==> flow/design.v <==
module MEM(
		input 				clk,
		input 				rst,
		input		[2:0]	Xi,
		input		[2:0]	Yi,
		input		[2:0]	enable,
		output	reg	[5:0]	P1,
		output	reg	[5:0]	P2,
		output	reg	[5:0]	P3
		);
	always@(posedge clk or posedge rst)begin
		if(rst)begin
			P1<=6'd0;
		end else if(enable[0])begin
			P1<={Yi,Xi};
		end
	end
	always@(posedge clk or posedge rst)begin
		if(rst)begin
			P2<=6'd0;
		end else if(enable[1])begin
			P2<={Yi,Xi};
		end
	end
	always@(posedge clk or posedge rst)begin
		if(rst)begin
			P3<=6'd0;
		end else if(enable[2])begin
			P3<={Yi,Xi};
		end
	end
endmodule
module PE(
		input			[5:0]	P1,
		input			[5:0]	P2,
		input			[5:0]	P3,
		input			[2:0]	X_Test,
		input			[2:0]	Y_Test,
		input					Flag,
		output	wire			po
		);
	wire			LR; 
	wire	[3:0]	y0y2;
	wire	[3:0]	x3x2;
	wire	[3:0]	y3y2;
	wire	[3:0]	x0x2;
	wire	[3:0]	y1y2;
	wire	[3:0]	x1x2;
	wire	[2:0]	M_y0y2;
	wire	[2:0]	M_x3x2;
	wire	[2:0]	M_y3y2;
	wire	[2:0]	M_x0x2;
	wire	[2:0]	M_y1y2;
	wire	[2:0]	M_x1x2;
	wire	[3:0]	SM_y0y2;
	wire	[3:0]	SM_x3x2;
	wire	[3:0]	SM_y3y2;
	wire	[3:0]	SM_x0x2;
	wire	[3:0]	SM_y1y2;
	wire	[3:0]	SM_x1x2;
	wire	[5:0]	MAG_A;
	wire	[5:0]	MAG_B;
	wire	[5:0]	MAG_C;
	wire	[5:0]	MAG_D;
	wire			SIGN_A;
	wire			SIGN_B;
	wire			SIGN_C;
	wire			SIGN_D;
	wire			MALTB;
	wire			MASTB;
	wire			MAETB;
	wire			MCLTD;
	wire			MCSTD;
	wire			MCETD;
	reg				ALTB;
	reg				ASTB;
	reg				AETB;
	reg				CLTD;
	reg				CSTD;
	reg				CETD;
	wire			po_;
	assign	LR=(P2[2:0]>P1[2:0]);
	assign	y0y2=Y_Test-P2[5:3]; 
	assign	x3x2=P3[2:0]-P2[2:0];
	assign	y3y2=P3[5:3]-P2[5:3];
	assign	x0x2=X_Test-P2[2:0];
	assign	y1y2=P1[5:3]-P2[5:3];
	assign	x1x2=P1[2:0]-P2[2:0];
	assign  M_y0y2=(y0y2[3])?(~y0y2[2:0]+3'd1):y0y2[2:0]; 
	assign  M_x3x2=(x3x2[3])?(~x3x2[2:0]+3'd1):x3x2[2:0];
	assign  M_y3y2=(y3y2[3])?(~y3y2[2:0]+3'd1):y3y2[2:0];
	assign  M_x0x2=(x0x2[3])?(~x0x2[2:0]+3'd1):x0x2[2:0];
	assign  M_y1y2=(y1y2[3])?(~y1y2[2:0]+3'd1):y1y2[2:0];
	assign  M_x1x2=(x1x2[3])?(~x1x2[2:0]+3'd1):x1x2[2:0];
	assign	SM_y0y2={y0y2[3],M_y0y2}; 
	assign	SM_x3x2={x3x2[3],M_x3x2};
	assign	SM_y3y2={y3y2[3],M_y3y2};
	assign	SM_x0x2={x0x2[3],M_x0x2};
	assign	SM_y1y2={y1y2[3],M_y1y2};
	assign	SM_x1x2={x1x2[3],M_x1x2};
	assign	MAG_A=SM_y0y2[2:0]*SM_x3x2[2:0]; 
	assign	MAG_B=SM_y3y2[2:0]*SM_x0x2[2:0];
	assign	MAG_C=SM_y1y2[2:0]*SM_x0x2[2:0];
	assign	MAG_D=SM_y0y2[2:0]*SM_x1x2[2:0];
	assign	SIGN_A=SM_y0y2[3]^SM_x3x2[3]; 
	assign	SIGN_B=SM_y3y2[3]^SM_x0x2[3];
	assign	SIGN_C=SM_y1y2[3]^SM_x0x2[3];
	assign	SIGN_D=SM_y0y2[3]^SM_x1x2[3];
	assign	MALTB=(MAG_A>MAG_B);
	assign	MASTB=(MAG_A<MAG_B);
	assign	MAETB=(MAG_A==MAG_B);
	assign	MCLTD=(MAG_C>MAG_D);
	assign	MCSTD=(MAG_C<MAG_D);
	assign	MCETD=(MAG_C==MAG_D);
	always@(*)begin
		case({SIGN_A,SIGN_B})
			2'b00:begin
				ALTB=MALTB;
				ASTB=MASTB;
				AETB=MAETB;
			end
			2'b01:begin
				ALTB=1'b1;
				ASTB=1'b0;
				AETB=MAETB;
			end
			2'b10:begin
				ALTB=1'b0;
				ASTB=1'b1;
				AETB=MAETB;
			end
			2'b11:begin
				ALTB=~MALTB;
				ASTB=~MASTB;
				AETB=MAETB;
			end
			default:begin
				ALTB=1'bx;
				ASTB=1'bx;
				AETB=1'bx;
			end
		endcase
	end
	always@(*)begin
		case({SIGN_C,SIGN_D})
			2'b00:begin
				CLTD=MCLTD;
				CSTD=MCSTD;
				CETD=MCETD;
			end
			2'b01:begin
				CLTD=1'b1;
				CSTD=1'b0;
				CETD=MCETD;
			end
			2'b10:begin
				CLTD=1'b0;
				CSTD=1'b1;
				CETD=MCETD;
			end
			2'b11:begin
				CLTD=~MCLTD;
				CSTD=~MCSTD;
				CETD=MCETD;
			end
			default:begin
				CLTD=1'bx;
				CSTD=1'bx;
				CETD=1'bx;
			end
		endcase
	end
	assign	po_=((LR)?(ALTB|AETB):(ASTB|AETB))&((LR)?(CLTD|CETD):(CSTD|CETD));
	assign	po=(po_&Flag);
endmodule
module FSM(
		input				clk,
		input				rst,
		input				nt,
		output	reg			busy,
		output	reg	[2:0]	enable4mem,
		output	wire		flag4pe,
		output	wire		run,
		input				finish
		);
	reg	[2:0]	state;
	reg	[2:0]	next_state;
	wire		AtCalc_state;
	always@(posedge clk or posedge rst)begin
		if(rst)begin
			state<=3'd0;
		end else begin
			state<=next_state;
		end
	end
	always@(*)begin
		case(state)
			3'd0:begin
				next_state=(nt)?3'd1:state;
			end
			3'd1:begin
				next_state=3'd2;
			end
			3'd2:begin
				next_state=3'd3;
			end
			3'd3:begin
				next_state=(finish)?3'd4:state;
			end
			3'd4:begin
				next_state=3'd0;
			end
			default:begin
				next_state=state;
			end
		endcase
	end
	always@(*)begin
		if(state==3'd0)begin
			busy=1'b0;
		end else begin
			busy=1'b1;
		end
	end
	always@(*)begin
		case(state)
			3'd0:begin
				enable4mem=3'b001;
			end
			3'd1:begin
				enable4mem=3'b010;
			end
			3'd2:begin
				enable4mem=3'b100;
			end
			default:begin
				enable4mem=3'b000;
			end
		endcase
	end
	assign	AtCalc_state=(state==3'd3)?1'b1:1'b0;
	assign	flag4pe=AtCalc_state;
	assign	run=AtCalc_state;
endmodule
module Counter(
		input 					clk,
		input 					rst,
		input 			[2:0]	X1,
		input 			[2:0]	X2,
		input 			[2:0]	Y1,
		input 			[2:0]	Y3,
		input 					run,
		output	reg		[2:0]	X_Test,
		output	reg		[2:0]	Y_Test,
		output	wire			finish
		);
	reg		[2:0]	next_X_Test;
	reg		[2:0]	next_Y_Test;
	wire	[2:0]	X_begin;
	wire	[2:0]	X_end;
	wire	[2:0]	Y_begin;
	wire	[2:0]	Y_end;
	wire			LR; 
	wire			notpo;
	assign	LR=(X2>X1);
	assign	X_begin=(LR)?X1:X2;
	assign	X_end=(LR)?X2:X1;
	assign	Y_begin=Y1;
	assign	Y_end=Y3;
	assign	finish=((X_Test==X1)&&(Y_Test==Y3))?1'b1:1'b0;
	always@(posedge clk or posedge rst)begin
		if(rst)begin
			X_Test<=3'd0;
		end else if(run)begin
			X_Test<=next_X_Test;
		end else begin
			X_Test<=X_begin;
		end
	end
	always@(posedge clk or posedge rst)begin
		if(rst)begin
			Y_Test<=3'd0;
		end else if(run)begin
			Y_Test<=next_Y_Test;
		end else begin
			Y_Test<=Y_begin;
		end
	end
	always@(*)begin
		if((X_Test==X_end)&&(Y_Test==Y_end))begin
			next_X_Test=X_Test;
		end else if((X_Test==X_end))begin
			next_X_Test=X_begin;
		end else begin
			next_X_Test=X_Test+3'd1;
		end
	end
	always@(*)begin
		if((X_Test==X_end)&&(Y_Test==Y_end))begin
			next_Y_Test=Y_Test;
		end else if((X_Test==X_end))begin
			next_Y_Test=Y_Test+3'd1;
		end else begin
			next_Y_Test=Y_Test;
		end
	end
endmodule
module CTL(
		input					clk,
		input					rst,
		input					nt,
		input			[2:0]	X1,
		input			[2:0]	Y1,
		input			[2:0]	X2,
		input			[2:0]	Y3,
		output	wire			busy,
		output	wire	[2:0]	X_Test,
		output	wire	[2:0]	Y_Test,
		output	wire	[2:0]	enable4mem,
		output	wire			flag
		);
	wire	run;
	wire	finish;
	FSM FSM(
		.clk(clk),
		.rst(rst),
		.nt(nt),
		.busy(busy),
		.enable4mem(enable4mem),
		.flag4pe(flag),
		.run(run),
		.finish(finish)
		);
	Counter Counter(
		.clk(clk),
		.rst(rst),
		.X1(X1),
		.X2(X2),
		.Y1(Y1),
		.Y3(Y3),
		.run(run),
		.X_Test(X_Test),
		.Y_Test(Y_Test),
		.finish(finish)
		);
endmodule
module triangle (clk, reset, nt, xi, yi, busy, po, xo, yo);
   input clk, reset, nt;
   input [2:0] xi, yi;
   output wire			busy, po;
   output wire	[2:0] 	xo, yo;
	wire	[2:0]	enable;
	wire	[5:0]	P1;
	wire	[5:0]	P2;
	wire	[5:0]	P3;
	wire			flag;
	MEM MEM(
		.clk(clk),
		.rst(reset),
		.Xi(xi),
		.Yi(yi),
		.enable(enable),
		.P1(P1),
		.P2(P2),
		.P3(P3)
		);
	PE PE(
		.P1(P1),
		.P2(P2),
		.P3(P3),
		.X_Test(xo),
		.Y_Test(yo),
		.Flag(flag),
		.po(po)
		);
	CTL CTL(
		.clk(clk),
		.rst(reset),
		.nt(nt),
		.X1(P1[2:0]),
		.Y1(P1[5:3]),
		.X2(P2[2:0]),
		.Y3(P3[5:3]),
		.busy(busy),
		.X_Test(xo),
		.Y_Test(yo),
		.enable4mem(enable),
		.flag(flag)
		);
endmodule
## Step by step through the tools: triangle

The steps from the RTL of triangle to its reports follow in flow order.
Line numbers count from 1 in the design file above.
Operators carry their Yosys type and port widths (W data, S select, Z words).
Cell names lack the library's common part.
The mark - stands for no value.

- Design top: triangle
- Clock port: clk
- Standard-cell library: sky130hd
- Corner: tt_025C_1v80

## After elaboration

Yosys after proc, flatten, opt, wreduce and memory -nomap, before mapping. Memory bits, and registers merged into a memory's read port (data or address), are not among the register bits. Print and check cells are not counted. Equal cells are merged and count once.

- Add/subtract/negate cells: 14
- Multiply operators: 4
- Magnitude comparators: 5
- Equal/unequal tests: 19
- Muxes and demuxes: 29
- Bitwise gates (word level): 20
- Reductions and logical operators: 10

Operators by type and width:

| cell | number |
|---|---|
| $mul A3 B3 Y6 | 4 |
| $mux W3 | 16 |
| $add A3 B1 Y3 const B | 8 |
| $sub A3 B3 Y4 | 6 |
| $not A3 Y3 | 6 |
| $pmux W1 S4 | 4 |
| $pmux W3 S5 | 1 |
| $gt A6 B6 Y1 | 2 |
| $lt A6 B6 Y1 | 2 |
| $eq A6 B6 Y1 | 2 |
| $eq A3 B3 Y1 | 3 |
| $pmux W3 S3 | 1 |
| $eq A2 B2 Y1 const B | 4 |
| $ne A2 B2 Y1 const B | 4 |
| $reduce_or A4 Y1 | 2 |
| $mux W1 | 7 |
| $eq A3 B2 Y1 const B | 2 |
| $reduce_bool A5 Y1 | 1 |
| $or A1 B1 Y1 | 4 |
| $xor A1 B1 Y1 | 4 |
| $not A1 Y1 | 4 |
| $eq A2 B1 Y1 const B | 2 |
| $logic_not A2 Y1 | 2 |
| $eq A3 B1 Y1 const B | 1 |
| $gt A3 B3 Y1 | 1 |
| $eq A3 B3 Y1 const B | 1 |
| $logic_not A3 Y1 | 1 |
| $reduce_and A3 Y1 | 1 |

Not listed: further kinds 3, cells in them 5.

- Register bits after elaboration: 27
- Input port bits: 9
- Output and inout bits: 8
- Word-level cells: 107

## Longest topological paths

Depth = most cells in a row (Yosys ltp): at word level without a register or memory, in the mapped netlist without a sequential cell, where the memories' decode and read muxes count.

- Depth after elaboration: 12
- ABC_AREA: 0
- Mapped depth: 22
- Depth with buffers taken out: 22

## Synthesis result

Yosys stat after the flow's synthesis: flattened, memories mapped to cells. It holds for the ABC_AREA given above (unset counts as 0); a run with the other value may have another netlist.
The area totals of this step are shown rounded.

- Cells in the netlist: 349
- Chip area (Yosys): 3,230 um^2
- Area of sequential cells: 727 um^2
- Flip-flops: 29
- Buffer cells: 5

Cell types:

| type | number | area in all (um^2) |
|---|---|---|
| ha_1 | 60 | 750.72 |
| dfrtp_1 | 28 | 700.672 |
| fa_1 | 15 | 300.288 |
| inv_1 | 49 | 183.926 |
| xnor2_1 | 19 | 166.41 |
| nor2_1 | 35 | 131.376 |
| mux2i_1 | 13 | 130.125 |
| xor2_1 | 12 | 105.101 |
| mux2_2 | 9 | 101.347 |
| or2_2 | 14 | 87.584 |
| a21oi_1 | 16 | 80.077 |
| nand2_1 | 21 | 78.826 |
| o21ai_0 | 11 | 55.053 |
| a21o_1 | 6 | 45.043 |
| nand3b_1 | 4 | 30.029 |
| dfstp_2 | 1 | 26.275 |
| nand3_1 | 5 | 25.024 |
| a221oi_1 | 2 | 17.517 |

Not listed: further types 20, cells in them 29.
By module: a second synthesis without flattening, with its own total; a netlist apart from the flattened one above.

- Cell total of the unflattened synthesis: 369
- Area (unflattened synthesis): 3,550 um^2

Each row is one instance without its submodules.

Modules:

| module | instances | cells | area (um^2) | seq. area (um^2) |
|---|---|---|---|---|
| PE | 1 | 231 | 1,910 | 0.0 |
| MEM | 1 | 40 | 758 | 450 |
| Counter | 1 | 82 | 696 | 150 |
| FSM | 1 | 16 | 189 | 126 |
| CTL | 1 | 0 | 0.0 | 0.0 |
| triangle | 1 | 0 | 0.0 | 0.0 |

## Path before layout

OpenSTA on the mapped netlist: ideal clock, no wires. The path of least setup slack (recovery checks aside). Input and output delay are each 20% of the period. Register names are those of the netlist, which keeps one name where synthesis merged equal registers.

- Path type: reg2out
- From: register MEM.P1[0]
- To: output port po
- Clock period: 6,580 ps
- Output delay: 1,316 ps
- Time at the first pin: 0 ps
- Arrival time: 4,680 ps
- Required time: 5,264 ps
- Slack: 584 ps
- Path delay: 4,680 ps
- Stages: 20
- Path buffers: 0
- Synthesis period reached: 5,996 ps

"path delay" is the arrival time less input delay plus setup time.
At an output port there is no setup time.
"stages": output pins that drive a net of the path, with the launching flip-flop's if there is one; two outputs of one cell count as two.
"synthesis period reached" = period - worst setup slack (recovery checks aside). The figure is calculated, with input and output delays left at 20% of the set period.
Between the ends stands the longest chain of elaborated cells between them, by number of cells; it is not shown to be the way that was timed. Of several equally long chains one is given.
A line is the first line of the expression or statement that the cell stems from. Yosys adds cells for indexed reads and writes and turns some case tables into memories.

- Cells stage by stage: dfrtp_1 -> inv_1 -> ha_1 -> inv_1 -> fa_1 -> fa_1 -> xnor2_1 -> or2_2 -> fa_1 -> inv_1 -> ha_1 -> fa_1 -> xnor2_1 -> ha_1 -> a21oi_1 -> nand2_1 -> a211oi_1 -> mux2i_1 -> mux2i_1 -> o211a_1
- Cells in the longest elaborated chain: 12
- Elaborated cells between the ends (all ways): 26
- Classes of those cells: add/sub: 2; mul: 1; compare: 3; eq/ne: 4; mux: 6; logic: 8; reduce/logical: 2

Ends and longest elaborated chain, post-synthesis:

| element | line | text |
|---|---|---|
| from (decl) | 7 | `output reg [5:0] P1,` |
| from (assign) | 13 | `P1<=6'd0;` |
| from (assign) | 15 | `P1<={Yi,Xi};` |
| $sub A3 B3 Y4 | 88 | `assign x1x2=P1[2:0]-P2[2:0];` |
| $not A3 Y3 | 94 | `assign M_x1x2=(x1x2[3])?(~x1x2[2:0]+3'd1):x1x2[2:0];` |
| $add A3 B1 Y3 | 94 |  |
| $mux W3 | 94 |  |
| $mul A3 B3 Y6 | 104 | `assign MAG_D=SM_y0y2[2:0]*SM_x1x2[2:0];` |
| $lt A6 B6 Y1 | 113 | `assign MCSTD=(MAG_C<MAG_D);` |
| $not A1 Y1 | 163 | `CSTD=~MCSTD;` |
| $pmux W1 S4 | 145 | `case({SIGN_C,SIGN_D})` |
| $or A1 B1 Y1 | 173 | `assign po_=((LR)?(ALTB\|AETB):(ASTB\|AETB))&((LR)?(CLTD\|CETD):(CSTD\|CETD));` |
| $mux W1 | 173 |  |
| $and A1 B1 Y1 | 173 |  |
| $and A1 B1 Y1 | 174 | `assign po=(po_&Flag);` |
| to (decl) | 350 | `output wire busy, po;` |

## Path in the finished layout

From the final timing report of record 1: the path of least setup slack in the routed layout; clock arrival at registers is part of the times.
The report prints the path's times to 10 ps; the period is as set.

- Path type: reg2out
- From: register MEM.P1[0]
- To: output port po
- Clock period: 8,010 ps
- Output delay: 1,600 ps
- Time at the first pin: 280 ps
- Arrival time: 5,810 ps
- Required time: 6,410 ps
- Slack: 600 ps
- Stages: 21
- Path buffers: 1

Between the ends stands the longest chain of elaborated cells between them, by number of cells; it is not shown to be the way that was timed. Of several equally long chains one is given.

- Cells stage by stage: dfrtp_1 -> inv_1 -> ha_1 -> inv_1 -> fa_1 -> fa_1 -> xnor2_1 -> or2_2 -> fa_1 -> inv_1 -> ha_1 -> fa_1 -> xnor2_1 -> ha_1 -> a21oi_1 -> nand2_1 -> a211oi_1 -> mux2i_1 -> mux2i_1 -> o211a_1 -> clkdlybuf4s50_1
- Cells in the longest elaborated chain: 12
- Elaborated cells between the ends (all ways): 26
- Classes of those cells: add/sub: 2; mul: 1; compare: 3; eq/ne: 4; mux: 6; logic: 8; reduce/logical: 2

Ends and longest elaborated chain, after layout:

| element | line | text |
|---|---|---|
| from (decl) | 7 | `output reg [5:0] P1,` |
| from (assign) | 13 | `P1<=6'd0;` |
| from (assign) | 15 | `P1<={Yi,Xi};` |
| $sub A3 B3 Y4 | 88 | `assign x1x2=P1[2:0]-P2[2:0];` |
| $not A3 Y3 | 94 | `assign M_x1x2=(x1x2[3])?(~x1x2[2:0]+3'd1):x1x2[2:0];` |
| $add A3 B1 Y3 | 94 |  |
| $mux W3 | 94 |  |
| $mul A3 B3 Y6 | 104 | `assign MAG_D=SM_y0y2[2:0]*SM_x1x2[2:0];` |
| $lt A6 B6 Y1 | 113 | `assign MCSTD=(MAG_C<MAG_D);` |
| $not A1 Y1 | 163 | `CSTD=~MCSTD;` |
| $pmux W1 S4 | 145 | `case({SIGN_C,SIGN_D})` |
| $or A1 B1 Y1 | 173 | `assign po_=((LR)?(ALTB\|AETB):(ASTB\|AETB))&((LR)?(CLTD\|CETD):(CSTD\|CETD));` |
| $mux W1 | 173 |  |
| $and A1 B1 Y1 | 173 |  |
| $and A1 B1 Y1 | 174 | `assign po=(po_&Flag);` |
| to (decl) | 350 | `output wire busy, po;` |

Module triangle, platform sky130hd: 2 stored runs of the flow (Yosys, OpenROAD) with differing settings, in no particular order. Input and output delays are each 20% of the period that was set; the output load is 0.01 pF.
"clock period achieved": clock period set for the run, less the worst setup slack. It is reckoned from that one timing run; input and output delays stay at 20% of the period that was set.
"allowed time less slack (worst setup path)": the worst setup path's part of the clock period (all of it between registers, 20% less for each end at a port) less its slack. A launch clock that arrives late makes it longer, a capture clock that arrives late makes it shorter.
"allowed time less slack (worst setup path)" is given in steps of 10 ps.
Results are given in rounded form.

### Record 1

Settings: `period_ns=8.01`, `CORE_UTILIZATION=49`, `SETUP_SLACK_MARGIN=-0.01`, `CTS_CLUSTER_SIZE=22`, `CAP_MARGIN=15`, `MAX_ROUTING_LAYER=met5`, `CORE_MARGIN=2`, `SLEW_MARGIN=20`

- Allowed time less slack (worst setup path): 5,810 ps
- Worst setup path type: reg2out
- Final design utilization: 0.563
- Full die area: 7,250 um^2
- Setup TNS: 0 ps
- Standard-cell area after layout: 3,570 um^2
- Setup slack of the worst path: 603 ps
- Clock period achieved: 7,407 ps
- Netlist area reported by Yosys: 3,230 um^2

### Record 2

Settings: `period_ns=10.0`, `CORE_UTILIZATION=21`, `SETUP_SLACK_MARGIN=0.9`, `PLACE_DENSITY_LB_ADDON=0.29`, `CELL_PAD_IN_SITES_GLOBAL_PLACEMENT=2`, `TNS_END_PERCENT=40`, `CTS_CLUSTER_DIAMETER=336`, `SLEW_MARGIN=30`, `MIN_ROUTING_LAYER=met1`, `MAX_ROUTING_LAYER=met5`, `CAP_MARGIN=20`, `CORE_MARGIN=2`

- Allowed time less slack (worst setup path): 5,790 ps
- Worst setup path type: reg2out
- Final design utilization: 0.25
- Full die area: 16,400 um^2
- Setup TNS: 0 ps
- Standard-cell area after layout: 3,770 um^2
- Setup slack of the worst path: 2,210 ps
- Clock period achieved: 7,792 ps
- Netlist area reported by Yosys: 3,230 um^2
